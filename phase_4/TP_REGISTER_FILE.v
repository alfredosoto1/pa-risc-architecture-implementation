==> flow/design.v <==
module RF_MUX32x1 (
    output reg [31:0] P,       
    input [4:0] S,             
    input [31:0] R0,R1,R2,R3,  
                 R4,R5,R6,R7, 
                 R8,R9,R10,R11,
                 R12,R13,R14,R15,
                 R16,R17,R18,R19,
                 R20,R21,R22,R23,
                 R24,R25,R26,R27,
                 R28,R29,R30,R31     
);
    always @(*) begin
        case (S)
            5'b00000: P = R0;
            5'b00001: P = R1;  
            5'b00010: P = R2;
            5'b00011: P = R3;
            5'b00100: P = R4;
            5'b00101: P = R5;
            5'b00110: P = R6;
            5'b00111: P = R7;
            5'b01000: P = R8;
            5'b01001: P = R9;
            5'b01010: P = R10;
            5'b01011: P = R11;
            5'b01100: P = R12;
            5'b01101: P = R13;
            5'b01110: P = R14;
            5'b01111: P = R15;
            5'b10000: P = R16;
            5'b10001: P = R17;
            5'b10010: P = R18;
            5'b10011: P = R19;
            5'b10100: P = R20;
            5'b10101: P = R21;
            5'b10110: P = R22;
            5'b10111: P = R23;
            5'b11000: P = R24;
            5'b11001: P = R25;
            5'b11010: P = R26;
            5'b11011: P = R27;
            5'b11100: P = R28;
            5'b11101: P = R29;
            5'b11110: P = R30;
            5'b11111: P = R31;
        endcase 
    end
endmodule
module RF_DECODER5x32 (
    output reg [31:0] O,  
    input [4:0] D,        
    input E               
);
    always @* begin
        if (E == 0) 
            O = 32'b0;
        else begin
            case (D)
                5'b00000: O = 32'b00000000000000000000000000000001;
                5'b00001: O = 32'b00000000000000000000000000000010;
                5'b00010: O = 32'b00000000000000000000000000000100;
                5'b00011: O = 32'b00000000000000000000000000001000;
                5'b00100: O = 32'b00000000000000000000000000010000;
                5'b00101: O = 32'b00000000000000000000000000100000;
                5'b00110: O = 32'b00000000000000000000000001000000;
                5'b00111: O = 32'b00000000000000000000000010000000;
                5'b01000: O = 32'b00000000000000000000000100000000;
                5'b01001: O = 32'b00000000000000000000001000000000;
                5'b01010: O = 32'b00000000000000000000010000000000;
                5'b01011: O = 32'b00000000000000000000100000000000;
                5'b01100: O = 32'b00000000000000000001000000000000;
                5'b01101: O = 32'b00000000000000000010000000000000;
                5'b01110: O = 32'b00000000000000000100000000000000;
                5'b01111: O = 32'b00000000000000001000000000000000;
                5'b10000: O = 32'b00000000000000010000000000000000;
                5'b10001: O = 32'b00000000000000100000000000000000;
                5'b10010: O = 32'b00000000000001000000000000000000;
                5'b10011: O = 32'b00000000000010000000000000000000;
                5'b10100: O = 32'b00000000000100000000000000000000;
                5'b10101: O = 32'b00000000001000000000000000000000;
                5'b10110: O = 32'b00000000010000000000000000000000;
                5'b10111: O = 32'b00000000100000000000000000000000;
                5'b11000: O = 32'b00000001000000000000000000000000;
                5'b11001: O = 32'b00000010000000000000000000000000;
                5'b11010: O = 32'b00000100000000000000000000000000;
                5'b11011: O = 32'b00001000000000000000000000000000;
                5'b11100: O = 32'b00010000000000000000000000000000;
                5'b11101: O = 32'b00100000000000000000000000000000;
                5'b11110: O = 32'b01000000000000000000000000000000;
                5'b11111: O = 32'b10000000000000000000000000000000;
                default: O = 32'b0;
            endcase
        end
    end
endmodule
module RF_REGISTER32 (
    output reg [31:0] Q,      
    output wire signed [31:0] Q_S,   
    input wire [31:0] D,      
    input wire LE, Clr, Clk   
);
    always @(posedge Clk) begin
        if (Clr) 
            Q <= 32'h00000000;
        else if (LE) 
            Q <= D;
    end
    assign Q_S = Q;
endmodule
module TP_REGISTER_FILE (
    output [31:0] PA, PB,     
    input [31:0] PW,          
    input [4:0] RA, RB, RW,   
    input Clk, LE             
);
    wire [31:0] O;                    
    wire [31:0] Qs0,Qs1,Qs2,Qs3,      
                Qs4,Qs5,Qs6,Qs7,
                Qs8,Qs9,Qs10,Qs11,
                Qs12,Qs13,Qs14,Qs15,
                Qs16,Qs17,Qs18,Qs19,
                Qs20,Qs21,Qs22,Qs23,
                Qs24,Qs25,Qs26,Qs27,
                Qs28,Qs29,Qs30,Qs31;
    RF_DECODER5x32 BD1 (O,RW,LE);        
    RF_REGISTER32 R0  (.Q(Qs0), .D(PW), .LE(O[0]),  .Clr(1'b0), .Clk(Clk));
    RF_REGISTER32 R1  (.Q(Qs1), .D(PW), .LE(O[1]),  .Clr(1'b0), .Clk(Clk));
    RF_REGISTER32 R2  (.Q(Qs2), .D(PW), .LE(O[2]),  .Clr(1'b0), .Clk(Clk));
    RF_REGISTER32 R3  (.Q(Qs3), .D(PW), .LE(O[3]),  .Clr(1'b0), .Clk(Clk));
    RF_REGISTER32 R4  (.Q(Qs4), .D(PW), .LE(O[4]),  .Clr(1'b0), .Clk(Clk));
    RF_REGISTER32 R5  (.Q(Qs5), .D(PW), .LE(O[5]),  .Clr(1'b0), .Clk(Clk));
    RF_REGISTER32 R6  (.Q(Qs6), .D(PW), .LE(O[6]),  .Clr(1'b0), .Clk(Clk));
    RF_REGISTER32 R7  (.Q(Qs7), .D(PW), .LE(O[7]),  .Clr(1'b0), .Clk(Clk));
    RF_REGISTER32 R8  (.Q(Qs8), .D(PW), .LE(O[8]),  .Clr(1'b0), .Clk(Clk));
    RF_REGISTER32 R9  (.Q(Qs9), .D(PW), .LE(O[9]),  .Clr(1'b0), .Clk(Clk));
    RF_REGISTER32 R10 (.Q(Qs10),.D(PW), .LE(O[10]), .Clr(1'b0), .Clk(Clk));
    RF_REGISTER32 R11 (.Q(Qs11),.D(PW), .LE(O[11]), .Clr(1'b0), .Clk(Clk));
    RF_REGISTER32 R12 (.Q(Qs12),.D(PW), .LE(O[12]), .Clr(1'b0), .Clk(Clk));
    RF_REGISTER32 R13 (.Q(Qs13),.D(PW), .LE(O[13]), .Clr(1'b0), .Clk(Clk));
    RF_REGISTER32 R14 (.Q(Qs14),.D(PW), .LE(O[14]), .Clr(1'b0), .Clk(Clk));
    RF_REGISTER32 R15 (.Q(Qs15),.D(PW), .LE(O[15]), .Clr(1'b0), .Clk(Clk));
    RF_REGISTER32 R16 (.Q(Qs16),.D(PW), .LE(O[16]), .Clr(1'b0), .Clk(Clk));
    RF_REGISTER32 R17 (.Q(Qs17),.D(PW), .LE(O[17]), .Clr(1'b0), .Clk(Clk));
    RF_REGISTER32 R18 (.Q(Qs18),.D(PW), .LE(O[18]), .Clr(1'b0), .Clk(Clk));
    RF_REGISTER32 R19 (.Q(Qs19),.D(PW), .LE(O[19]), .Clr(1'b0), .Clk(Clk));
    RF_REGISTER32 R20 (.Q(Qs20),.D(PW), .LE(O[20]), .Clr(1'b0), .Clk(Clk));
    RF_REGISTER32 R21 (.Q(Qs21),.D(PW), .LE(O[21]), .Clr(1'b0), .Clk(Clk));
    RF_REGISTER32 R22 (.Q(Qs22),.D(PW), .LE(O[22]), .Clr(1'b0), .Clk(Clk));
    RF_REGISTER32 R23 (.Q(Qs23),.D(PW), .LE(O[23]), .Clr(1'b0), .Clk(Clk));
    RF_REGISTER32 R24 (.Q(Qs24),.D(PW), .LE(O[24]), .Clr(1'b0), .Clk(Clk));
    RF_REGISTER32 R25 (.Q(Qs25),.D(PW), .LE(O[25]), .Clr(1'b0), .Clk(Clk));
    RF_REGISTER32 R26 (.Q(Qs26),.D(PW), .LE(O[26]), .Clr(1'b0), .Clk(Clk));
    RF_REGISTER32 R27 (.Q(Qs27),.D(PW), .LE(O[27]), .Clr(1'b0), .Clk(Clk));
    RF_REGISTER32 R28 (.Q(Qs28),.D(PW), .LE(O[28]), .Clr(1'b0), .Clk(Clk));
    RF_REGISTER32 R29 (.Q(Qs29),.D(PW), .LE(O[29]), .Clr(1'b0), .Clk(Clk));
    RF_REGISTER32 R30 (.Q(Qs30),.D(PW), .LE(O[30]), .Clr(1'b0), .Clk(Clk));
    RF_REGISTER32 R31 (.Q(Qs31),.D(PW), .LE(O[31]), .Clr(1'b0), .Clk(Clk));
    RF_MUX32x1 MUX_PA (PA, RA, 32'h0, 
                    Qs1,Qs2,Qs3,Qs4,Qs5,
                    Qs6,Qs7,Qs8,Qs9,Qs10,
                    Qs11,Qs12,Qs13,Qs14,Qs15,
                    Qs16,Qs17,Qs18,Qs19,Qs20,
                    Qs21,Qs22,Qs23,Qs24,Qs25,
                    Qs26,Qs27,Qs28,Qs29,Qs30,Qs31);
    RF_MUX32x1 MUX_PB (PB, RB, 32'h0, 
                    Qs1,Qs2,Qs3,Qs4,Qs5,
                    Qs6,Qs7,Qs8,Qs9,Qs10,
                    Qs11,Qs12,Qs13,Qs14,Qs15,
                    Qs16,Qs17,Qs18,Qs19,Qs20,
                    Qs21,Qs22,Qs23,Qs24,Qs25,
                    Qs26,Qs27,Qs28,Qs29,Qs30,Qs31);
endmodule 
; ---- Tool chain data of TP_REGISTER_FILE
; Tool output for the design above, in the order of the flow.
; Line numbers count from 1 in the design file above.
; A cell with -- has no value.
[design]
design = TP_REGISTER_FILE
clock_port = Clk
lib = sky130hd
corner = tt_025C_1v80

; ---- Word-level counts
; Source: Yosys, flattened and elaborated, memories not mapped. Widths are those after wreduce. Registers that Yosys merges into a memory's read port (data or address) are not register bits. Print and check cells do not count. Equal cells are merged and count once.
; Yosys's memory passes give these memory sizes; they may raise the number of words (mostly to a power of two), join words into wider ones and drop unused or constant bits.
[word_totals]
output_inout_bits = 64
register_bits = 992
in_bits = 49
memories = 1
mem_bits_ro = 1024
[mem_list]
columns = memory, words, word_bits, rd, wr, line_no
row1 = (name not given), 32, 32, 1, 0, 59  ; case (D)
[classes]
n_mux = 3
reduce_and_logical = 2
eq_ne = 62
[op_table]
columns = cell, n
row1 = 32-bit case mux with 32-bit select, 2
row2 = 5-bit equality test with constant B, 32
row3 = 5-bit by 4-bit equality test with 1-bit output with constant B, 16
row4 = 5-bit by 3-bit equality test with 1-bit output with constant B, 8
row5 = 32-bit two-way mux, 1
row6 = 5-bit by 2-bit equality test with 1-bit output with constant B, 4
row7 = 5-bit by 1-bit equality test with 1-bit output with constant B, 2
row8 = 5-bit logical NOT, 2

; ---- Depth
; Longest topological path by Yosys (ltp), each cell counted once; first at word level (registers and memories cut), then after technology mapping (sequential cells cut; the memories' decode and read muxes count).
[depth]
depth_word = 2
abc_area = 0
depth_mapped = 10

; ---- Netlist
; Source: synth_stat.txt of the flow (Yosys; design flattened, memories mapped). It holds for the ABC_AREA given above (unset counts as 0); a run with the other value may have another netlist.
; Totals and module areas in this step are rounded.
[by_type]
columns = type, n, type_area_um2
row1 = sky130_fd_sc_hd__edfxtp_1, 992, 2.98E+04
row2 = sky130_fd_sc_hd__a22oi_1, 416, 3.12E+03
row3 = sky130_fd_sc_hd__nand3_1, 476, 2.38E+03
row4 = sky130_fd_sc_hd__and3_1, 232, 1.45E+03
row5 = sky130_fd_sc_hd__nand4_1, 189, 1.18E+03
row6 = sky130_fd_sc_hd__clkbuf_1, 232, 870.835
row7 = sky130_fd_sc_hd__a2111oi_0, 63, 551.779
row8 = sky130_fd_sc_hd__a221oi_1, 56, 490.47
row9 = sky130_fd_sc_hd__a22o_1, 56, 490.47
row10 = sky130_fd_sc_hd__a222oi_1, 38, 380.365
row11 = sky130_fd_sc_hd__and2_1, 53, 331.568
row12 = sky130_fd_sc_hd__or4_1, 34, 255.245
row13 = sky130_fd_sc_hd__mux2_2, 22, 247.738
row14 = sky130_fd_sc_hd__a32oi_1, 23, 201.443
row15 = sky130_fd_sc_hd__buf_2, 40, 200.192
row16 = sky130_fd_sc_hd__nor4_1, 28, 175.168
row17 = sky130_fd_sc_hd__nor2_1, 38, 142.637
row18 = sky130_fd_sc_hd__nand2_1, 35, 131.376
; Not listed: further types 33, cells in them 146.
[mapped]
buf_cells = 302
seq_area_mm2 = 0.0298
ff_cells = 992
synth_area_mm2 = 0.0434
mapped_cells = 3169
; The figures by module come from a second, unflattened synthesis with its own total; it is not the netlist above.
[unflattened]
cells_unflattened = 6941
hier_area_mm2 = 0.0597
; Rows give one instance, submodules left out.
[by_module]
columns = module, seq_area_mm2, area_mm2, cells, n_inst
row1 = RF_REGISTER32, 0.000641, 0.0014, 135, 31
row2 = RF_MUX32x1, 0, 0.00796, 1354, 2
row3 = RF_DECODER5x32, 0, 0.000234, 47, 1
row4 = TP_REGISTER_FILE, 0, 0.0000038, 1, 1

; ---- Worst setup path after synthesis
; OpenSTA on the mapped netlist: ideal clock, no wires. The path of least setup slack (recovery checks aside). Input and output delay are each 20% of the period. Register names are those of the netlist, which keeps one name where synthesis merged equal registers.
[synth_timing]
path_type = in2out
from = input RA[2]
to = output PA[18]
path_delay_ns = 1.781
path_buffers = 3
t_arrival_ns = 2.467
launch_ns = 0.686
tclk_ns = 3.43
output_delay_ns = 0.686
setup_slack_ns = 0.277
in_delay_ns = 0.686
required_ns = 2.744
path_stages = 8
period_less_setup_slack_ns = 3.153
; "path_delay_ns" = arrival - input delay + setup time.
; A path that ends at an output port has no setup time.
; "path_stages": output pins that drive a net of the path, with the launching flip-flop's if there is one; two outputs of one cell count as two.
; "period_less_setup_slack_ns" is the clock period less the worst setup slack; recovery checks do not enter. This is arithmetic on one report: input and output delays are still those of the set period (20% each).
; Between the ends stands the longest chain of elaborated cells between them, by number of cells; it is not shown to be the way that was timed. Of several equally long chains one is given.
; Each line given opens the expression or statement behind the cell; cells for indexed reads and writes are added by Yosys, which also makes memories of some case tables.
[synth_between]
path_cell_list = sky130_fd_sc_hd__buf_2 > sky130_fd_sc_hd__nor3b_1 > sky130_fd_sc_hd__clkbuf_1 > sky130_fd_sc_hd__and2_1 > sky130_fd_sc_hd__buf_2 > sky130_fd_sc_hd__a2111oi_0 > sky130_fd_sc_hd__nand3_1 > sky130_fd_sc_hd__or4_1
elab_chain_len = 2
cone_cells = 33
cone_lines = 1
classes_between = 31 x eq/ne; 1 x mux; 1 x reduce/logical
[synth_lines]
columns = item, line_no
row1 = start: declaration, 114  ; input [4:0] RA, RB, RW,
row2 = 5-bit equality test, 14  ; case (S)
row3 = 32-bit case mux with 32-bit select, 14
row4 = end: declaration, 112  ; output [31:0] PA, PB,

; ---- Timing after layout
; From the final timing report of entry A: the path of least setup slack in the routed layout; clock arrival at registers is part of the times.
[layout_timing]
path_type = in2out
from = input RB[2]
to = output PB[4]
tclk_ns = 2.82
output_delay_ns = 0.56
setup_slack_ns = -0.52
path_stages = 10
required_ns = 2.26
launch_ns = 0.56
in_delay_ns = 0.56
t_arrival_ns = 2.77
path_buffers = 5
; Between the ends stands the longest chain of elaborated cells between them, by number of cells; it is not shown to be the way that was timed. Of several equally long chains one is given.
[layout_between]
path_cell_list = sky130_fd_sc_hd__buf_8 > sky130_fd_sc_hd__buf_6 > sky130_fd_sc_hd__and2_4 > sky130_fd_sc_hd__buf_6 > sky130_fd_sc_hd__and2_4 > sky130_fd_sc_hd__buf_12 > sky130_fd_sc_hd__a222oi_1 > sky130_fd_sc_hd__and3_1 > sky130_fd_sc_hd__nand4_1 > sky130_fd_sc_hd__buf_2
elab_chain_len = 2
cone_cells = 33
cone_lines = 1
classes_between = 31 x eq/ne; 1 x mux; 1 x reduce/logical
[layout_lines]
columns = item, line_no
row1 = start: declaration, 114  ; input [4:0] RA, RB, RW,
row2 = 5-bit equality test, 14  ; case (S)
row3 = 32-bit case mux with 32-bit select, 14
row4 = end: declaration, 112  ; output [31:0] PA, PB,

; Settings and measured results of 2 stored flow runs for module TP_REGISTER_FILE (sky130hd), not sorted in any way. The constraints put input and output delay at 20% of the set period each and load the outputs with 0.01 pF.
; By "achieved_period_ns" is meant the clock period of the run minus its worst setup slack. This is arithmetic on one report: input and output delays are still those of the set period (20% each).
; "timing.worst_path_ns" = time allowed to the worst setup path (clock period - input delay - output delay, where it has them) - its slack; a late launch clock adds to it, a late capture clock takes from it.
; "power_total_mw" is the tool's figure for a default switching activity; nothing was simulated.
; Results are given in rounded form.

[entry A: settings]
period_ns = 2.82
CORE_UTILIZATION = 47
SETUP_SLACK_MARGIN = 0.03
PLACE_DENSITY_LB_ADDON = 0.17
CELL_PAD_IN_SITES_GLOBAL_PLACEMENT = 2
CELL_PAD_IN_SITES_DETAIL_PLACEMENT = 0
GPL_ROUTABILITY_DRIVEN = 1
CTS_CLUSTER_SIZE = 32
CAP_MARGIN = 20
CORE_MARGIN = 2
SLEW_MARGIN = 20
[entry A: results]
die_mm2 = 0.0949
finish.utilization_frac = 0.655
synthArea_mm2 = 0.0434
power_total_mw = 33.6
hold_worst_slack_ns = 0.361
timing.worst_path_ns = 2.21
path_kind = in2out
tns_setup_ns = -23.7
ws_setup_ns = -0.515
achieved_period_ns = 3.335

[entry B: settings]
period_ns = 5.15
CORE_UTILIZATION = 39
SETUP_SLACK_MARGIN = -0.29
PLACE_DENSITY_LB_ADDON = 0.15
CTS_CLUSTER_SIZE = 24
CTS_CLUSTER_DIAMETER = 346
CAP_MARGIN = 10
CORE_MARGIN = 2
SLEW_MARGIN = 20
[entry B: results]
die_mm2 = 0.114
power_total_mw = 14.7
tns_setup_ns = -7.02
ws_setup_ns = -0.278
hold_worst_slack_ns = 0.853
synthArea_mm2 = 0.0434
achieved_period_ns = 5.428
finish.utilization_frac = 0.458
timing.worst_path_ns = 3.37
path_kind = in2out
